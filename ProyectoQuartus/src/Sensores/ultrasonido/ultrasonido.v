==> flow/design.v <==
module ultrasonido (
    input wire clk,          
    input wire reset_n,      
    input wire echo,         
    output reg led,           
    output reg trigger
);
localparam V_SONIDO = 34300;  
localparam DIVISOR = 100;
localparam DISTANCIA_MINIMA = 50;  
reg [21:0] cuenta_echo;      
reg [21:0] max_echo;
reg [9:0] count;
reg [$clog2(100000000)-1:0] counteat;
reg act;
reg boton;
reg [3:0] estado, next_estado; 
localparam IDLE = 3'd0;
localparam START = 3'd1;
localparam WAIT_FOR_ECHO = 3'd2;
localparam MEASURE_DISTANCE = 3'd3;
localparam OPERATION = 3'd4;
initial begin
		estado <= IDLE;
		next_estado <= IDLE;
        cuenta_echo <= 0;
        act <= 1;
        counteat <= 0;
        count <= 0;
			boton <= 1;
	end
always @(posedge clk) begin
    if (reset_n) begin
        estado <= IDLE;
    end else begin
        estado <= next_estado;
    end
end
always @(*) begin
    case (estado)
        IDLE: begin
            if (boton == 1) begin
                next_estado = START;
            end else begin
                next_estado = IDLE;
            end
        end
        START: begin
            if (count == 499) begin  
                next_estado = WAIT_FOR_ECHO;
            end else begin
                next_estado = START;
            end
        end  
        WAIT_FOR_ECHO: begin
            if (echo) begin
                next_estado = MEASURE_DISTANCE;
            end else if (max_echo >= 900000) begin
                next_estado = IDLE;
            end else begin
                next_estado = WAIT_FOR_ECHO;
            end
        end
        MEASURE_DISTANCE: begin
            if (!echo) begin
                next_estado = OPERATION;
            end else begin
                next_estado = MEASURE_DISTANCE;
            end
        end
        OPERATION : begin
            if (count >= 10) begin
                next_estado = IDLE;
            end else begin
                next_estado = OPERATION;
            end 
        end
        default: next_estado = IDLE;
    endcase
end
always @(posedge clk) begin
    if (reset_n) begin 
        cuenta_echo <= 0;
        act <= 1;
        count <= 0;
    end else begin
        case(estado)
            IDLE: begin
                count <= 0;
                cuenta_echo <= 0;
            end
            START: begin
                trigger = 1;
                count = count + 1;
                max_echo = 0;
            end
            WAIT_FOR_ECHO: begin  
                trigger = 0;
                count = 0;
                max_echo = max_echo +1;
            end
            MEASURE_DISTANCE: begin
                cuenta_echo <= cuenta_echo + 1;
            end
            OPERATION: begin
                count = count + 1;
		    if (cuenta_echo >= 30000) begin
                        act = 1'b1;  
                    end else begin
                        act = 1'b0;  
                    end                          
            end
    endcase
    end
end
always @(posedge clk) begin
	if(reset_n)begin
		counteat=0;
	end
    if (act==0) begin
        counteat=counteat+1;
    end else begin
        counteat=0;
    end
	if (counteat == 100000000) begin
        led = 1;
    end else begin
        led = 0;
    end
end
endmodule
Step by step through the tools: ultrasonido
What the tools print for ultrasonido, step after step.
Lines are those of the file above, counted from 1.
The mark n/a stands for no value.
Inputs
  design top: ultrasonido
  clock port: clk
  library: sky130hd
  library corner: tt_025C_1v80

After elaboration
Source: Yosys, flattened and elaborated, memories not mapped. Widths are those after wreduce. Registers that Yosys merges into a memory's read port (data or address) are not register bits. Print and check cells do not count. Equal cells are merged and count once.
Word-level totals
  register bits: 88
  input bits: 3
  output and inout port bits: 2
  cells after elaboration: 43
Cells by class
  $add $sub $neg: 4
  magnitude comparators: 3
  eq/ne operators: 6
  mux-type cells: 14
  bitwise logic cells: 1
  reductions and logical operators: 7
Operator list (number)
  22-bit case mux with 2-bit select: 2
  27-bit 2-to-1 mux: 2
  22-bit by 1-bit adder with 22-bit output with constant B: 2
  27-bit by 1-bit adder with 27-bit output with constant B: 1
  27-bit equality test with constant B: 1
  22-bit by 15-bit greater-or-equal comparator with 1-bit output with constant B: 1
  22-bit by 20-bit greater-or-equal comparator with 1-bit output with constant B: 1
  10-bit case mux with 2-bit select: 1
  3-bit case mux with 5-bit select: 1
  10-bit by 1-bit adder with 10-bit output with constant B: 1
  10-bit by 4-bit greater-or-equal comparator with 1-bit output with constant B: 1
  10-bit by 9-bit equality test with 1-bit output with constant B: 1
  4-bit by 2-bit equality test with 1-bit output with constant B: 2
  2-bit nonzero test: 3
  3-bit 2-to-1 mux: 2
  2-bit 2-to-1 mux: 3
  2-bit OR reduction: 2
  4-bit by 1-bit equality test with 1-bit output with constant B: 1
  4-bit by 3-bit equality test with 1-bit output with constant B: 1
  4-bit logical NOT: 1
  2-bit AND reduction: 1
  1-bit case mux with 2-bit select: 1
  1-bit 2-to-1 mux: 2
  1-bit NOT: 1

Depth
Longest topological path by Yosys (ltp), each cell counted once; first at word level (registers and memories cut), then after technology mapping (sequential cells cut; the memories' decode and read muxes count).
Depth
  depth in word-level cells: 5
  ABC_AREA: 0
  gate-level depth with buffers: 13
  depth with buffers taken out: 8

After synthesis
The flow's flattened synthesis, as Yosys stat reports it; memories are mapped. The netlist is that of the ABC_AREA named above (0 if unset); the other value can give another one.
Mapped netlist
  cell count: 529
  mapped area: 4545.6 um^2
  sequential part of the area: 1971.9 um^2
  flip-flop cells: 87
  buffers: 23
Cell types
  sky130_fd_sc_hd__dfxtp_1: number 64, total area 1.28E+03 um^2
  sky130_fd_sc_hd__edfxtp_1: number 23, total area 690.662 um^2
  sky130_fd_sc_hd__nor2_1: number 66, total area 247.738 um^2
  sky130_fd_sc_hd__a21oi_1: number 39, total area 195.187 um^2
  sky130_fd_sc_hd__nand2_1: number 40, total area 150.144 um^2
  sky130_fd_sc_hd__xnor2_1: number 16, total area 140.134 um^2
  sky130_fd_sc_hd__nand3_1: number 26, total area 130.125 um^2
  sky130_fd_sc_hd__o21ai_0: number 23, total area 115.11 um^2
  sky130_fd_sc_hd__or3_1: number 18, total area 112.608 um^2
  sky130_fd_sc_hd__nand4_1: number 17, total area 106.352 um^2
  sky130_fd_sc_hd__xor2_1: number 12, total area 105.101 um^2
  sky130_fd_sc_hd__or4_1: number 13, total area 97.594 um^2
  sky130_fd_sc_hd__ha_1: number 7, total area 87.584 um^2
  sky130_fd_sc_hd__clkbuf_1: number 19, total area 71.318 um^2
  sky130_fd_sc_hd__nor3_1: number 13, total area 65.062 um^2
  sky130_fd_sc_hd__inv_1: number 16, total area 60.058 um^2
  sky130_fd_sc_hd__o31ai_1: number 8, total area 60.058 um^2
  sky130_fd_sc_hd__and3_1: number 9, total area 56.304 um^2
Not listed: further types 37, cells in them 100.

Timing after synthesis
Source: OpenSTA report_checks on the synthesized netlist (no wires, ideal clock, input and output delay 20% of the period each), path of least setup slack; recovery checks are left aside. Register names are those of the netlist, which keeps one name where synthesis merged equal registers.
Path after synthesis
  path type: input to register
  start: in reset_n
  end: reg led
  period: 3.66 ns
  input delay: 0.732 ns
  setup time: 0.087 ns
  time at the first pin: 0.732 ns
  arrival: 3.539 ns
  required time: 3.573 ns
  path slack: 0.034 ns
  delay of the path: 2.894 ns
  driving pins on the path: 13
  buffers on the path: 5
  synthesis period reached: 3.626 ns
"delay of the path" = arrival - input delay + setup time.
"driving pins on the path" counts driving pins, that of a launching flip-flop among them; a cell with two outputs on the path counts twice.
"synthesis period reached" is the clock period less the worst setup slack; recovery checks do not enter. This is arithmetic on one report: input and output delays are still those of the set period (20% each).
Between the ends stands the longest chain of elaborated cells between them, by number of cells; it is not shown to be the way that was timed. Of several equally long chains one is given.
A line is the first line of the expression or statement that the cell stems from. Yosys adds cells for indexed reads and writes and turns some case tables into memories.
Between the ends, after synthesis
  cells stage by stage: sky130_fd_sc_hd__clkbuf_1 > sky130_fd_sc_hd__clkbuf_1 > sky130_fd_sc_hd__clkbuf_1 > sky130_fd_sc_hd__nor2b_1 > sky130_fd_sc_hd__ha_1 > sky130_fd_sc_hd__clkbuf_1 > sky130_fd_sc_hd__nand3_1 > sky130_fd_sc_hd__or4_1 > sky130_fd_sc_hd__buf_2 > sky130_fd_sc_hd__or3_1 > sky130_fd_sc_hd__a21oi_2 > sky130_fd_sc_hd__or4b_1 > sky130_fd_sc_hd__nor4b_2
  cells in the longest elaborated chain: 5
  elaborated cells on any way between the ends: 5
  source lines of those cells: 4
  classes of those cells: 1 x add/sub; 1 x eq/ne; 3 x mux
Ends and longest elaborated chain, after synthesis
  start, declared: line 3  | input wire reset_n,
  27-bit 2-to-1 mux: line 117  | if(reset_n)begin
  27-bit by 1-bit adder with 27-bit output: line 121  | counteat=counteat+1;
  27-bit 2-to-1 mux: line 120  | if (act==0) begin
  27-bit equality test: line 125  | if (counteat == 100000000) begin
  1-bit 2-to-1 mux: line 125
  end, assigned: line 126  | led = 1;
  end, assigned: line 128  | led = 0;
  end, declared: line 5  | output reg led,

Path in the finished layout
Path of least setup slack in the final report of run 1 (OpenROAD, finished layout, wires in). Where an end is a register, its clock arrival counts in the times.
Path post-layout
  path type: register to register
  start: reg counteat[1]
  end: reg led
  period: 2.24 ns
  setup time: 0.08 ns
  time at the first pin: 0.35 ns
  arrival: 2.75 ns
  required time: 2.52 ns
  path slack: -0.23 ns
  driving pins on the path: 9
  buffers on the path: 0
Between the ends stands the longest chain of elaborated cells between them, by number of cells; it is not shown to be the way that was timed. Of several equally long chains one is given.
At most two assigning lines are given for a register; there are more.
Between the ends, post-layout
  cells stage by stage: sky130_fd_sc_hd__dfxtp_2 > sky130_fd_sc_hd__nor2b_4 > sky130_fd_sc_hd__ha_4 > sky130_fd_sc_hd__nand3_2 > sky130_fd_sc_hd__or4_4 > sky130_fd_sc_hd__or3_4 > sky130_fd_sc_hd__a21oi_2 > sky130_fd_sc_hd__or4b_4 > sky130_fd_sc_hd__nor4b_4
  cells in the longest elaborated chain: 5
  elaborated cells on any way between the ends: 5
  source lines of those cells: 4
  classes of those cells: 1 x add/sub; 1 x eq/ne; 3 x mux
Ends and longest elaborated chain, post-layout
  start, declared: line 14  | reg [$clog2(100000000)-1:0] counteat;
  start, assigned: line 118  | counteat=0;
  start, assigned: line 121  | counteat=counteat+1;
  27-bit 2-to-1 mux: line 117  | if(reset_n)begin
  27-bit by 1-bit adder with 27-bit output: line 121
  27-bit 2-to-1 mux: line 120  | if (act==0) begin
  27-bit equality test: line 125  | if (counteat == 100000000) begin
  1-bit 2-to-1 mux: line 125
  end, assigned: line 126  | led = 1;
  end, assigned: line 128  | led = 0;
  end, declared: line 5  | output reg led,

Ticket comment

Module ultrasonido, platform sky130hd: 2 stored runs of the flow (Yosys, OpenROAD) with differing settings, in no particular order. Input and output delays are each 20% of the period that was set; the output load is 0.01 pF.
By "achieved clock period (ns)" is meant the clock period of the run minus its worst setup slack. This is arithmetic on one report: input and output delays are still those of the set period (20% each).
"worst setup path time (ns)" means the part of the period allowed to the worst setup path (the constraints hold back 20% at inputs and 20% at outputs) less its slack; where the path has registers, the arrival times of their clocks count too.
"finish__power__total": no workload was simulated; the value follows from the tool's default switching activity.

settings of run 1
{
  "period_ns": 2.24,
  "CORE_UTILIZATION": 47,
  "SETUP_SLACK_MARGIN": 0.41,
  "PLACE_DENSITY": 0.63,
  "HOLD_SLACK_MARGIN": 0.08,
  "ABC_AREA": 0,
  "CTS_CLUSTER_DIAMETER": 87,
  "CAP_MARGIN": 20,
  "CORE_MARGIN": 2,
  "SLEW_MARGIN": 20
}
report of run 1
yosys chip area after synthesis (um^2): 4545.6
finish__design__die__area: 10474.5
finish__design__instance__area__stdcell: 6043.3
finish__design__instance__utilization: 0.6479
finish__timing__setup__ws: -0.227
finish__timing__setup__tns: -0.227
finish__timing__hold__ws: 0.485
finish__power__total: 2.860e-03
achieved clock period (ns): 2.467
worst setup path time (ns): 2.47
worst setup path kind: register to register

settings of run 2
{
  "period_ns": 6.82,
  "CORE_UTILIZATION": 42,
  "SETUP_SLACK_MARGIN": 0.32,
  "PLACE_DENSITY_LB_ADDON": 0.27,
  "CORE_MARGIN": 10,
  "CTS_CLUSTER_SIZE": 100,
  "CTS_CLUSTER_DIAMETER": 388,
  "MAX_ROUTING_LAYER": "met5",
  "CAP_MARGIN": 20,
  "SLEW_MARGIN": 20
}
report of run 2
yosys chip area after synthesis (um^2): 4545.6
finish__design__die__area: 15384.7
finish__design__instance__area__stdcell: 4897.2
finish__design__instance__utilization: 0.4702
finish__timing__setup__ws: 2.407
finish__timing__setup__tns: 0.000
finish__timing__hold__ws: 0.485
finish__power__total: 9.523e-04
achieved clock period (ns): 4.413
worst setup path time (ns): 3.05
worst setup path kind: input to register
