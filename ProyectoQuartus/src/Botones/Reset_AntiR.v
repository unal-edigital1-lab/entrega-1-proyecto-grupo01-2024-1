==> flow/design.v <==
module BotonAntirebote #(parameter MIN_TIME = 5000)(
    input wire clk,  
    input wire btn_in,  
    output wire btn_out  
);
    reg btn_state = 1'b0;  
    reg btn_prev = 1'b0;  
    reg [$clog2(MIN_TIME*2)-1:0] counter = 0;  
    always @(posedge clk) begin
        if (btn_in != btn_prev) begin
            btn_prev <= btn_in;
            btn_state <= 0;
        end 
        if (btn_in == 1) begin  
            counter <= counter + 1; 
            if (counter >= (MIN_TIME - 1)) begin
                btn_state <= 1;
                counter <= 0;
            end
        end else begin
            counter <= 0;
        end
    end
    assign btn_out = btn_state;
endmodule
module Reset_AntiR(
    input btnRst_in,
    input clk_,
    output wire btnRst_out
);
wire boton_ar;
BotonAntirebote InstAntirebote(
    .clk(clk_),
    .btn_in(btnRst_in),
    .btn_out(boton_ar) 
);
bttnReset InstRst(
    .btnRst_in(boton_ar),
    .clk(clk_),
    .btnRst_out(btnRst_out)
);
endmodule
module bttnReset #(parameter COUNT_MAX = 25000000, FiveSegs = 9)(
    input btnRst_in,
    input clk,
    output reg btnRst_out
);
localparam PRESSING = 2'd0;  
localparam WAITING = 2'd1;    
reg [3:0] state;
reg [3:0] next;
reg [$clog2(COUNT_MAX)-1:0] counter = 0;
reg [$clog2(COUNT_MAX*FiveSegs)-1:0] contmsegs = 0;
reg clkmseg = 0;
reg flag_contmsegs;
initial begin
    state <= PRESSING;
    next <= PRESSING;
end
always @(posedge clk) begin
     state <= next;
end
always @(posedge clk) begin
	case(state)
        PRESSING: begin
            if (!btnRst_in) begin
                next <= WAITING;
            end else begin
                next <= PRESSING;
            end
        end
        WAITING: begin
            if (btnRst_in) begin
                next <= PRESSING;
            end else begin
                if (contmsegs <= COUNT_MAX * FiveSegs * 2) begin
                    next <= WAITING;
                end else begin
                    next <= PRESSING;
                end
            end
        end
    endcase
end
always @(posedge clk) begin
    case(next)
        PRESSING: begin
            btnRst_out <= 0;
            flag_contmsegs <= 1'b0;
        end
        WAITING: begin
            flag_contmsegs <= 1'b1;
            if (!btnRst_in) begin
                if (contmsegs == COUNT_MAX * FiveSegs - 1) begin
                    btnRst_out <= 1;
				end
            end
        end
    endcase
end
always @(posedge clk) begin
    if (flag_contmsegs) begin
        if (contmsegs == COUNT_MAX*FiveSegs*2) begin
            contmsegs <= 0;
            end else begin
                contmsegs <= contmsegs+1;           
            end
    end else begin 
        contmsegs <= 0;
        end
	end
endmodule
-- Reports on Reset_AntiR
What the tools print for Reset_AntiR, step after step.
Line numbers count from 1 in the design file above.
Cell names lack the library's common part.
The mark -- stands for no value.
- design top: Reset_AntiR
- clock input: clk_
- library: sky130hd
- corner: tt_025C_1v80

-- Word-level counts
Yosys after proc, flatten, opt, wreduce and memory -nomap, before mapping. Memory bits, and registers merged into a memory's read port (data or address), are not among the register bits. Print and check cells are not counted. Equal cells are merged and count once.
- flip-flop bits (word level): 54
- input bits at 2
- output and inout port bits at 1
- noted word-level cells: 36
- add/sub/neg operators at 2
- magnitude comparators at 2
- equality and inequality tests: 6
- multiplexer cells: 11
- bitwise gates (word level): 1
- reduce/logical cells: 6
- operators with widths (kind ; count):
    28-bit by 29-bit less-or-equal comparator with 1-bit output (second input constant) ; 1
    28-bit by 1-bit adder with 28-bit output (second input constant) ; 1
    28-bit == test (second input constant) ; 1
    14-bit by 1-bit adder with 14-bit output (second input constant) ; 1
    14-bit by 13-bit >= comparator with 1-bit output (second input constant) ; 1
    4-bit by 1-bit == test with 1-bit output (second input constant) ; 2
    4-bit logical NOT ; 2
    4-bit parallel mux with 2-bit select ; 1
    1-bit 2-to-1 mux ; 7
    2-bit nonzero test ; 2
    4-bit 2-to-1 mux ; 1
    1-bit parallel mux with 2-bit select ; 2
    3-bit AND reduction ; 1
    2-bit by 1-bit inequality test with 1-bit output (second input constant) ; 1
    2-bit inequality test (second input constant) ; 1
    2-bit OR reduction ; 1
    1-bit inequality test ; 1
    1-bit inverter ; 1

-- Longest topological paths
Depth = most cells in a row (Yosys ltp): at word level without a register or memory, in the mapped netlist without a sequential cell, where the memories' decode and read muxes count.
- depth after elaboration: 4
- noted ABC_AREA: 0
- mapped depth at 6
- mapped depth without buffers: 5

-- Synthesis result
The flow's flattened synthesis, as Yosys stat reports it; memories are mapped. The netlist is that of the ABC_AREA named above (0 if unset); the other value can give another one.
- standard cells after synthesis: 234
- chip area (Yosys) at 0.0022271 sq mm
- noted sequential part of the area: 0.0009609 sq mm
- mapped flip-flops at 47
- noted buffers: 9
- cells by type (cell type ; count ; total area (sq um)):
    dfxtp_1 ; 45 ; 900.864
    xnor2_1 ; 11 ; 96.342
    xor2_1 ; 10 ; 87.584
    nor3b_1 ; 10 ; 75.072
    nand2_1 ; 19 ; 71.318
    mux2i_1 ; 7 ; 70.067
    nand3_1 ; 14 ; 70.067
    nor2_1 ; 18 ; 67.565
    nor4_2 ; 5 ; 62.56
    edfxtp_1 ; 2 ; 60.058
    nand2b_1 ; 9 ; 56.304
    a21oi_1 ; 9 ; 45.043
    buf_6 ; 4 ; 45.043
    nand4_4 ; 2 ; 42.541
    nand4_1 ; 6 ; 37.536
    o31ai_1 ; 5 ; 37.536
    nand3_4 ; 2 ; 35.034
    and3_1 ; 5 ; 31.28
Not listed: further types 23, cells in them 51.
The figures by module come from a second, unflattened synthesis with its own total; it is not the netlist above.
- cell total of the unflattened synthesis at 234
- area (unflattened synthesis): 0.0021808 sq mm
Each row is one instance without its submodules.
- modules (module ; instances ; cells ; area (sq mm) ; seq. area (sq mm)):
    bttnReset ; 1 ; 162 ; 0.0014301 ; 0.0006306
    BotonAntirebote ; 1 ; 72 ; 0.0007507 ; 0.0003303
    Reset_AntiR ; 1 ; 0 ; 0 ; 0

-- Worst setup path after synthesis
Source: OpenSTA report_checks on the synthesized netlist (no wires, ideal clock, input and output delay 20% of the period each), path of least setup slack; recovery checks are left aside. Register names are those of the netlist, which keeps one name where synthesis merged equal registers.
- kind: register -> register
- start: register InstRst.contmsegs[0]
- end: register InstRst.contmsegs[22]
- clock period at 2.51 ns
- noted library setup time: 0.072 ns
- launch time at the first pin at 0.000 ns
- noted arrival time: 1.497 ns
- data required time at 2.438 ns
- path slack at 0.941 ns
- noted delay of the path: 1.569 ns
- noted stages: 6
- path buffers: 0
- synthesis period reached: 1.569 ns
"delay of the path" is the arrival time less input delay plus setup time.
"stages" counts driving pins, that of a launching flip-flop among them; a cell with two outputs on the path counts twice.
"synthesis period reached" = period - worst setup slack (recovery checks aside). The figure is calculated, with input and output delays left at 20% of the set period.
Between the ends stands the longest chain of elaborated cells between them, by number of cells; it is not shown to be the way that was timed. Of several equally long chains one is given.
A line is the first line of the expression or statement that the cell stems from. Yosys adds cells for indexed reads and writes and turns some case tables into memories.
At most two assigning lines are given for a register; there are more.
- path through: dfxtp_1 > ha_1 > and2_2 > nand2_2 > or4_1 > a21oi_1
- length of the longest elaborated chain: 1
- elaborated cells between the ends (all ways) at 1
- noted RTL lines with such cells: 1
- classes of those cells: 1 x add/sub
- RTL lines, path after synthesis (what ; line ; source):
    start: declaration ; 53 ; reg [$clog2(COUNT_MAX*FiveSegs)-1:0] contmsegs = 0;
    start: assignment ; 104 ; contmsegs <= 0;
    start: assignment ; 106 ; contmsegs <= contmsegs+1;
    28-bit by 1-bit adder with 28-bit output ; 106 ;
    end: assignment ; 104 ;
    end: assignment ; 106 ;
    end: declaration ; 53 ;

-- Timing after layout
Path of least setup slack in the final report of flow run A (OpenROAD, finished layout, wires in). Where an end is a register, its clock arrival counts in the times.
- kind: register -> register
- start: register InstRst.contmsegs[11]
- end: register InstRst.contmsegs[20]
- clock period at 1.81 ns
- noted library setup time: 0.09 ns
- launch time at the first pin at 0.28 ns
- noted arrival time: 1.89 ns
- data required time at 2.01 ns
- path slack at 0.11 ns
- noted stages: 5
- path buffers: 0
Between the ends stands the longest chain of elaborated cells between them, by number of cells; it is not shown to be the way that was timed. Of several equally long chains one is given.
At most two assigning lines are given for a register; there are more.
- path through: dfxtp_1 > and4_4 > nand4_4 > or4_1 > a21oi_1
- length of the longest elaborated chain: 1
- elaborated cells between the ends (all ways) at 1
- noted RTL lines with such cells: 1
- classes of those cells: 1 x add/sub
- RTL lines, path post-layout (what ; line ; source):
    start: declaration ; 53 ; reg [$clog2(COUNT_MAX*FiveSegs)-1:0] contmsegs = 0;
    start: assignment ; 104 ; contmsegs <= 0;
    start: assignment ; 106 ; contmsegs <= contmsegs+1;
    28-bit by 1-bit adder with 28-bit output ; 106 ;
    end: assignment ; 104 ;
    end: assignment ; 106 ;
    end: declaration ; 53 ;

# Flow runs of Reset_AntiR

2 stored runs of Reset_AntiR in the flow (synthesis by Yosys, layout by OpenROAD, sky130hd cells), in arbitrary order. Constraints: input delay and output delay 20% of the set period each, output load 0.01 pF.
"period achieved" = clock period - worst setup slack. The figure is calculated, with input and output delays left at 20% of the set period.
"time of the worst setup path" = time allowed to the worst setup path (clock period - input delay - output delay, where it has them) - its slack; a late launch clock adds to it, a late capture clock takes from it.
"overall power" is the tool's figure for a default switching activity; nothing was simulated.

Flow run A

==> flow/run.sh <==
#!/bin/bash
# the make line also repeats the synthesis and layout settings of config.mk as NAME=value (left out here)
make -C /OpenROAD-flow-scripts/flow DESIGN_CONFIG=/design/flow/config.mk WORK_HOME=/design/flow/orfs CLKGATE_MAP_FILE= finish
==> flow/config.mk <==
export PLATFORM = sky130hd
export DESIGN_NAME = Reset_AntiR
export DESIGN_NICKNAME = Reset_AntiR
export VERILOG_FILES = /design/flow/design.v
export SDC_FILE = /design/flow/constraint.sdc
export NUM_CORES = 4
export LEC_CHECK = 0
export CAP_MARGIN = 20
export CORE_MARGIN = 2
export CORE_UTILIZATION = 16
export SLEW_MARGIN = 20
==> flow/constraint.sdc <==
create_clock -name core_clock -period 1.81 [get_ports {clk_}]
set_input_delay 0.3620 -clock core_clock [delete_from_list [all_inputs] [get_ports {clk_}]]
set_output_delay 0.3620 -clock core_clock [all_outputs]
set_load 0.01 [all_outputs]

Measured in flow run A:
- worst setup slack after layout at 0.114 ns
- time of the worst setup path at 1.70 ns
- worst setup path type: register -> register
- final utilization: 0.193
- noted the area inside the die boundary: 0.0148791 sq mm
- worst hold slack in the final report at 0.395 ns
- setup TNS: 0.000 ns
- period achieved: 1.696 ns
- overall power at 2.390 mW
- chip area in the Yosys report: 0.0022271 sq mm

Flow run B

==> flow/run.sh <==
#!/bin/bash
# the make line also repeats the synthesis and layout settings of config.mk as NAME=value (left out here)
make -C /OpenROAD-flow-scripts/flow DESIGN_CONFIG=/design/flow/config.mk WORK_HOME=/design/flow/orfs CLKGATE_MAP_FILE= finish
==> flow/config.mk <==
export PLATFORM = sky130hd
export DESIGN_NAME = Reset_AntiR
export DESIGN_NICKNAME = Reset_AntiR
export VERILOG_FILES = /design/flow/design.v
export SDC_FILE = /design/flow/constraint.sdc
export NUM_CORES = 4
export LEC_CHECK = 0
export ABC_AREA = 0
export CAP_MARGIN = 25
export CELL_PAD_IN_SITES_GLOBAL_PLACEMENT = 1
export CORE_MARGIN = 2
export CORE_UTILIZATION = 62
export GPL_TIMING_DRIVEN = 1
export PLACE_DENSITY_LB_ADDON = 0.09
export SLEW_MARGIN = 0
==> flow/constraint.sdc <==
create_clock -name core_clock -period 1.68 [get_ports {clk_}]
set_input_delay 0.3360 -clock core_clock [delete_from_list [all_inputs] [get_ports {clk_}]]
set_output_delay 0.3360 -clock core_clock [all_outputs]
set_load 0.01 [all_outputs]

Measured in flow run B:
- time of the worst setup path at 1.65 ns
- worst setup path type: register -> register
- overall power at 2.272 mW
- setup TNS: 0.000 ns
- period achieved: 1.647 ns
- noted the area inside the die boundary: 0.0040877 sq mm
- worst setup slack after layout at 0.033 ns
- worst hold slack in the final report at 0.414 ns
- chip area in the Yosys report: 0.0022271 sq mm
- final utilization: 0.73
